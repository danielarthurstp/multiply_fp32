==> flow/design.v <==
`timescale 1ns / 1ps
module fmultiplier(
    input  wire        clk,
    input  wire        rst,
    input  wire        valid,       
    input  wire [31:0] a,
    input  wire [31:0] b,
    output reg  [31:0] z,
    output reg         out_valid    
);
    reg [2:0] counter;
    reg       busy;
    reg [31:0] a_r, b_r;
    reg [23:0] a_m, b_m, z_m;
    reg  [9:0] a_e, b_e, z_e;
    reg        a_s, b_s, z_s;
    reg [49:0] product;
    reg guard_bit, round_bit, sticky;
    reg        special_case;
    reg [31:0] special_z;
    wire [7:0]   expA = a_r[30:23];
    wire [7:0]   expB = b_r[30:23];
    wire [22:0]  manA = a_r[22:0];
    wire [22:0]  manB = b_r[22:0];
    wire a_is_nan  = (expA == 8'hFF) && (manA != 0);
    wire b_is_nan  = (expB == 8'hFF) && (manB != 0);
    wire a_is_inf  = (expA == 8'hFF) && (manA == 0);
    wire b_is_inf  = (expB == 8'hFF) && (manB == 0);
    wire a_is_zero = (expA == 8'h00) && (manA == 0);
    wire b_is_zero = (expB == 8'h00) && (manB == 0);
    always @(posedge clk or posedge rst) begin
        if (rst) begin
            counter      <= 3'd0;
            busy         <= 1'b0;
            out_valid    <= 1'b0;
            a_r          <= 32'd0;
            b_r          <= 32'd0;
            a_m          <= 24'd0;
            b_m          <= 24'd0;
            z_m          <= 24'd0;
            a_e          <= 10'd0;
            b_e          <= 10'd0;
            z_e          <= 10'd0;
            a_s          <= 1'b0;
            b_s          <= 1'b0;
            z_s          <= 1'b0;
            product      <= 50'd0;
            guard_bit    <= 1'b0;
            round_bit    <= 1'b0;
            sticky       <= 1'b0;
            special_case <= 1'b0;
            special_z    <= 32'd0;
            z            <= 32'd0;
        end else begin
            out_valid <= 1'b0;  
            if (!busy) begin
                counter <= 3'd0;
                if (valid) begin
                    busy         <= 1'b1;
                    counter      <= 3'd1;
                    a_r          <= a;
                    b_r          <= b;
                    special_case <= 1'b0;
                    special_z    <= 32'd0;
                    product      <= 50'd0;
                    guard_bit    <= 1'b0;
                    round_bit    <= 1'b0;
                    sticky       <= 1'b0;
                end
            end else begin
                case (counter)
                    3'd1: begin
                        a_m <= {1'b0, a_r[22:0]};
                        b_m <= {1'b0, b_r[22:0]};
                        a_e <= {2'b00, a_r[30:23]} - 10'd127;
                        b_e <= {2'b00, b_r[30:23]} - 10'd127;
                        a_s <= a_r[31];
                        b_s <= b_r[31];
                        counter <= 3'd2;
                    end
                    3'd2: begin
                        if (a_is_nan || b_is_nan) begin
                            special_case <= 1'b1;
                            special_z    <= 32'h7FC0_0000;
                        end else if (a_is_inf) begin
                            if (b_is_zero) begin
                                special_case <= 1'b1;
                                special_z    <= 32'h7FC0_0000;
                            end else begin
                                special_case <= 1'b1;
                                special_z    <= { (a_s ^ b_s), 8'hFF, 23'd0 };
                            end
                        end else if (b_is_inf) begin
                            if (a_is_zero) begin
                                special_case <= 1'b1;
                                special_z    <= 32'h7FC0_0000;
                            end else begin
                                special_case <= 1'b1;
                                special_z    <= { (a_s ^ b_s), 8'hFF, 23'd0 };
                            end
                        end else if (a_is_zero || b_is_zero) begin
                            special_case <= 1'b1;
                            special_z    <= { (a_s ^ b_s), 8'd0, 23'd0 };
                        end else begin
                            if (expA == 8'h00) begin
                                a_e <= -10'sd126;
                            end else begin
                                a_m[23] <= 1'b1;
                            end
                            if (expB == 8'h00) begin
                                b_e <= -10'sd126;
                            end else begin
                                b_m[23] <= 1'b1;
                            end
                        end
                        counter <= 3'd3;
                    end
                    3'd3: begin
                        if (!special_case) begin
                            if (!a_m[23]) begin
                                a_m <= a_m << 1;
                                a_e <= a_e - 10'sd1;
                            end
                            if (!b_m[23]) begin
                                b_m <= b_m << 1;
                                b_e <= b_e - 10'sd1;
                            end
                        end
                        counter <= 3'd4;
                    end
                    3'd4: begin
                        if (!special_case) begin
                            z_s     <= a_s ^ b_s;
                            z_e     <= a_e + b_e + 10'sd1;
                            product <= a_m * b_m * 50'd4;
                        end
                        counter <= 3'd5;
                    end
                    3'd5: begin
                        if (!special_case) begin
                            z_m       <= product[49:26];
                            guard_bit <= product[25];
                            round_bit <= product[24];
                            sticky    <= (product[23:0] != 0);
                        end
                        counter <= 3'd6;
                    end
                    3'd6: begin
                        if (!special_case) begin
                            reg [23:0] zm_tmp;
                            reg  [9:0] ze_tmp;
                            reg        g_tmp, r_tmp, s_tmp;
                            reg [24:0] inc;
                            integer    sh, k;
                            reg        lost_any;
                            zm_tmp = z_m;
                            ze_tmp = z_e;
                            g_tmp  = guard_bit;
                            r_tmp  = round_bit;
                            s_tmp  = sticky;
                            if ($signed(ze_tmp) < -126) begin
                                sh = (-126 - $signed(ze_tmp));
                                lost_any = 1'b0;
                                if (sh > 0) begin
                                    if (sh >= 24) begin
                                        if (zm_tmp != 0) lost_any = 1'b1;
                                        zm_tmp = 24'd0;
                                    end else begin
                                        for (k = 0; k < 24; k = k + 1) begin
                                            if (k < sh) begin
                                                if (zm_tmp[k]) lost_any = 1'b1;
                                            end
                                        end
                                        zm_tmp = zm_tmp >> sh;
                                    end
                                    if (g_tmp) lost_any = 1'b1;
                                    if (r_tmp) lost_any = 1'b1;
                                    s_tmp = s_tmp | lost_any;
                                    ze_tmp = -10'sd126;
                                    g_tmp  = 1'b0;
                                    r_tmp  = 1'b0;
                                end
                            end
                            else if (zm_tmp[23] == 1'b0) begin
                                ze_tmp = ze_tmp - 10'sd1;
                                zm_tmp = {zm_tmp[22:0], g_tmp};
                                g_tmp  = r_tmp;
                                r_tmp  = 1'b0;
                            end
                            if (g_tmp && (r_tmp | s_tmp | zm_tmp[0])) begin
                                inc = {1'b0, zm_tmp} + 25'd1;
                                if (inc[24]) begin
                                    zm_tmp = 24'h800000;
                                    ze_tmp = ze_tmp + 10'sd1;
                                end else begin
                                    zm_tmp = inc[23:0];
                                end
                            end
                            z_m       <= zm_tmp;
                            z_e       <= ze_tmp;
                            guard_bit <= g_tmp;
                            round_bit <= r_tmp;
                            sticky    <= s_tmp;
                        end
                        counter <= 3'd7;
                    end
                    3'd7: begin
                        if (special_case) begin
                            z <= special_z;
                        end else begin
                            z[31]    <= z_s;
                            z[30:23] <= z_e[7:0] + 8'd127;
                            z[22:0]  <= z_m[22:0];
                            if (($signed(z_e) == -126) && (z_m[23] == 1'b0))
                                z[30:23] <= 8'd0;
                            if ($signed(z_e) > 127) begin
                                z[31]    <= z_s;
                                z[30:23] <= 8'hFF;
                                z[22:0]  <= 23'd0;
                            end
                        end
                        busy      <= 1'b0;
                        out_valid <= 1'b1;
                        counter   <= 3'd0;
                    end
                    default: begin
                        busy    <= 1'b0;
                        counter <= 3'd0;
                    end
                endcase
            end
        end
    end
endmodule
### Step by step through the tools: fmultiplier

The steps from the RTL of fmultiplier to its reports follow in flow order.
Line numbers count from 1 in the design file above.
Operators carry their Yosys type and port widths (W data, S select, Z words).
Cell names lack the library's common part.
A cell with -- has no value.

| inputs | value |
|---|---|
| top module | fmultiplier |
| clock input | clk |
| cell library | sky130hd |
| corner | tt_025C_1v80 |

### After elaboration

Yosys after proc, flatten, opt, wreduce and memory -nomap, before mapping. Memory bits, and registers merged into a memory's read port (data or address), are not among the register bits. Print and check cells are not counted.

| storage and ports | value |
|---|---|
| elaborated cells | 408 |
| flip-flop bits (word level) | 292 |

| operators by class | value |
|---|---|
| order comparisons | 28 |
| shifts and indexed selects | 1 |
| add/sub/neg operators | 11 |
| $mul | 1 |
| bitwise logic cells | 7 |
| equality and inequality tests | 31 |
| muxes and demuxes | 265 |
| reduce/logical cells | 39 |

Operators by type and width:

| operator | number |
|---|---|
| $mul A24 B24 Y48 | 1 |
| $mux W32 | 9 |
| $mux W24 | 11 |
| $mux W10 | 24 |
| $mux W50 | 4 |
| $mux W1 | 195 |
| $mux W23 | 6 |
| $pmux W23 S2 | 2 |
| $lt A5 B11 Y1 const A | 8 |
| $lt A6 B11 Y1 const A | 8 |
| $pmux W10 S3 | 2 |
| $reduce_bool A24 Y1 | 2 |
| $pmux W24 S2 | 1 |
| $logic_not A23 Y1 | 2 |
| $reduce_bool A23 Y1 | 2 |
| $lt A4 B11 Y1 const A | 4 |
| $shr A24 B32 Y24 | 1 |
| $sub A10 B1 Y10 const B | 3 |
| $ne A2 B2 Y1 const B | 15 |
| $add A24 B1 Y25 const B | 1 |
| $mux W8 | 3 |
| $lt A3 B11 Y1 const A | 2 |
| $add A10 B1 Y10 const B | 2 |
| $reduce_and A4 Y1 | 5 |
| $pmux W10 S2 | 1 |
| $sub A8 B7 Y9 const B | 2 |
| $reduce_and A9 Y1 | 2 |
| $pmux W3 S6 | 1 |

Other operator kinds: 33; their cells: 64.

### Longest topological paths

Yosys ltp: most cells in a row. Word level: on the elaborated netlist, between registers, memories and ports. Mapped: between sequential cells and ports; inverters and the memories' decode and read muxes count.

| logic depth | value |
|---|---|
| depth in word-level cells | 153 |
| ABC_AREA | 1 |
| depth in mapped cells | 39 |
| gate-level depth less buffers | 37 |

### Mapped cells and area

Yosys stat after the flow's synthesis: flattened, memories mapped to cells. It holds for the ABC_AREA given above (unset counts as 0); a run with the other value may have another netlist.

Cells by type:

| type | number |
|---|---|
| fa_1 | 483 |
| dfrtp_1 | 265 |
| nand2_1 | 1407 |
| inv_1 | 934 |
| ha_1 | 194 |
| nand3_1 | 213 |
| o21ai_0 | 207 |
| nor2_1 | 270 |
| a21oi_1 | 179 |
| clkbuf_1 | 224 |
| a31oi_1 | 60 |
| nand4_1 | 60 |
| xor2_1 | 28 |
| o41ai_1 | 22 |
| nor4_1 | 20 |
| nor3_1 | 24 |
| buf_2 | 16 |
| nor2_4 | 6 |

Other cell types: 34; their cells: 166.

| mapped netlist | value |
|---|---|
| sequential part of the area | 6631.4 um^2 |
| mapped flip-flops | 265 |
| mapped area | 35142.5 um^2 |
| cells in the netlist | 4778 |

### Timing after synthesis

OpenSTA on the mapped netlist: ideal clock, no wires. The path of least setup slack (recovery checks aside). Input and output delay are each 20% of the period. Register names are those of the netlist, which keeps one name where synthesis merged equal registers.

| timing after synthesis | value |
|---|---|
| kind | register to register |
| from | register a_m[8] |
| to | register (name not given) |
| slack | 0.635 ns |
| period | 7.35 ns |
| stages on the path | 27 |
| time at the first pin | 0.000 ns |
| library setup time | 0.129 ns |
| delay of the path | 6.715 ns |
| required time | 7.221 ns |
| data arrival time | 6.586 ns |
| synthesis period reached | 6.715 ns |

"delay of the path" is the arrival time less input delay plus setup time.
"stages on the path" counts driving pins, that of a launching flip-flop among them; a cell with two outputs on the path counts twice.
"synthesis period reached" = period - worst setup slack (recovery checks aside). The figure is calculated, with input and output delays left at 20% of the set period.
Between the ends stands the longest chain of elaborated cells between them, by number of cells; it is not shown to be the way that was timed. Of several equally long chains one is given.
Each line given opens the expression or statement behind the cell; cells for indexed reads and writes are added by Yosys, which also makes memories of some case tables.
A register here has more assigning lines than the two given.

| between the ends, after synthesis | value |
|---|---|
| path through | dfrtp_1 -> clkbuf_1 -> clkbuf_1 -> nand2_1 -> fa_1 -> inv_1 -> fa_1 -> fa_1 -> inv_1 -> fa_1 -> fa_1 -> inv_1 -> fa_1 -> fa_1 -> ha_1 -> a21oi_1 -> o21ai_0 -> a21oi_1 -> inv_1 -> a21oi_1 -> o21ai_0 -> a21boi_0 -> o21bai_1 -> a21boi_0 -> o21ai_0 -> o21ai_0 -> o21ai_0 |
| cells in the longest elaborated chain | 4 |
| elaborated cells on any way between the ends | 4 |
| source lines of those cells | 4 |
| those cells by class | mul: 1; mux: 3 |

Ends and longest elaborated chain, after synthesis:

| element | RTL line | text |
|---|---|---|
| start, declared | 14 | `reg [23:0] a_m, b_m, z_m;` |
| start, assigned | 73 | `a_m <= {1'b0, a_r[22:0]};` |
| start, assigned | 121 | `a_m <= a_m << 1;` |
| $mul A24 B24 Y48 | 135 |  |
| $mux W50 | 132 | `if (!special_case) begin` |
| $mux W50 | 71 | `case (counter)` |
| $mux W50 | 56 | `if (!busy) begin` |
| end, assigned | 47 |  |
| end, assigned | 135 |  |
| end, declared | 17 |  |

### Path in the finished layout

From the final timing report of entry A: the path of least setup slack in the routed layout; clock arrival at registers is part of the times.

| timing after layout | value |
|---|---|
| kind | register to register |
| from | register a_m[10] |
| to | register (name not given) |
| time at the first pin | 0.60 ns |
| period | 4.4 ns |
| library setup time | 0.06 ns |
| required time | 4.96 ns |
| stages on the path | 36 |
| data arrival time | 7.64 ns |
| slack | -2.68 ns |

Between the ends stands the longest chain of elaborated cells between them, by number of cells; it is not shown to be the way that was timed. Of several equally long chains one is given.
A register here has more assigning lines than the two given.

| between the ends, after layout | value |
|---|---|
| path through | dfrtp_2 -> buf_2 -> buf_4 -> nand2_1 -> inv_1 -> fa_1 -> inv_1 -> fa_1 -> inv_1 -> fa_1 -> ha_1 -> inv_1 -> fa_1 -> fa_1 -> inv_1 -> fa_1 -> ha_4 -> a21oi_1 -> o211ai_1 -> nand3_1 -> nand2_2 -> a21oi_2 -> inv_1 -> a31oi_1 -> inv_1 -> nand2_1 -> nand2_2 -> nand2_2 -> nand2_2 -> a21oi_2 -> inv_2 -> a31oi_1 -> inv_1 -> a21oi_2 -> o21ai_1 -> nand2_1 |
| cells in the longest elaborated chain | 4 |
| elaborated cells on any way between the ends | 4 |
| source lines of those cells | 4 |
| those cells by class | mul: 1; mux: 3 |

Ends and longest elaborated chain, after layout:

| element | RTL line | text |
|---|---|---|
| start, declared | 14 | `reg [23:0] a_m, b_m, z_m;` |
| start, assigned | 73 | `a_m <= {1'b0, a_r[22:0]};` |
| start, assigned | 121 | `a_m <= a_m << 1;` |
| $mul A24 B24 Y48 | 135 |  |
| $mux W50 | 132 | `if (!special_case) begin` |
| $mux W50 | 71 | `case (counter)` |
| $mux W50 | 56 | `if (!busy) begin` |
| end, assigned | 47 |  |
| end, assigned | 135 |  |
| end, declared | 17 |  |

==> results <==
Design fmultiplier on sky130hd. What follows are 2 stored runs of the flow, each under its own settings; their order means nothing. The constraints put input and output delay at 20% of the set period each and load the outputs with 0.01 pF.
"period reached" means the clock period less the worst setup slack. The figure is calculated, with input and output delays left at 20% of the set period.
"critical path time" = time allowed to the worst setup path (clock period - input delay - output delay, where it has them) - its slack; a late launch clock adds to it, a late capture clock takes from it.
Among the settings, - means not set for that run.
Among the results, - means that no value is shown for the run.

| run name | period_ns | CORE_UTILIZATION | SETUP_SLACK_MARGIN | PLACE_DENSITY_LB_ADDON | ABC_AREA | CAP_MARGIN | CORE_MARGIN | SLEW_MARGIN | CELL_PAD_IN_SITES_DETAIL_PLACEMENT | CTS_CLUSTER_SIZE | standard-cell area after layout (um^2) | final setup TNS (ns) | worst setup slack after layout (ns) | critical path time (ns) | kind of the worst setup path | worst hold slack in the final report (ns) | synthesis area (um^2) | area of the die (um^2) | period reached (ns) |
|---|---|---|---|---|---|---|---|---|---|---|---|---|---|---|---|---|---|---|---|
| entry A | 4.4 | 63 | 0.22 | 0.14 | 1 | 5 | 2 | 20 | - | - | 44265.0 | -79.329 | -2.676 | 7.08 | register to register | 0.479 | 35142.5 | 57686.4 | 7.076 |
| entry B | 12.7 | 59 | -0.82 | 0.27 | 0 | 20 | 2 | 0 | 1 | 35 | - | - | - | - | - | - | - | - | - |

Entry B: not finished: routing ended with error ODB-0269
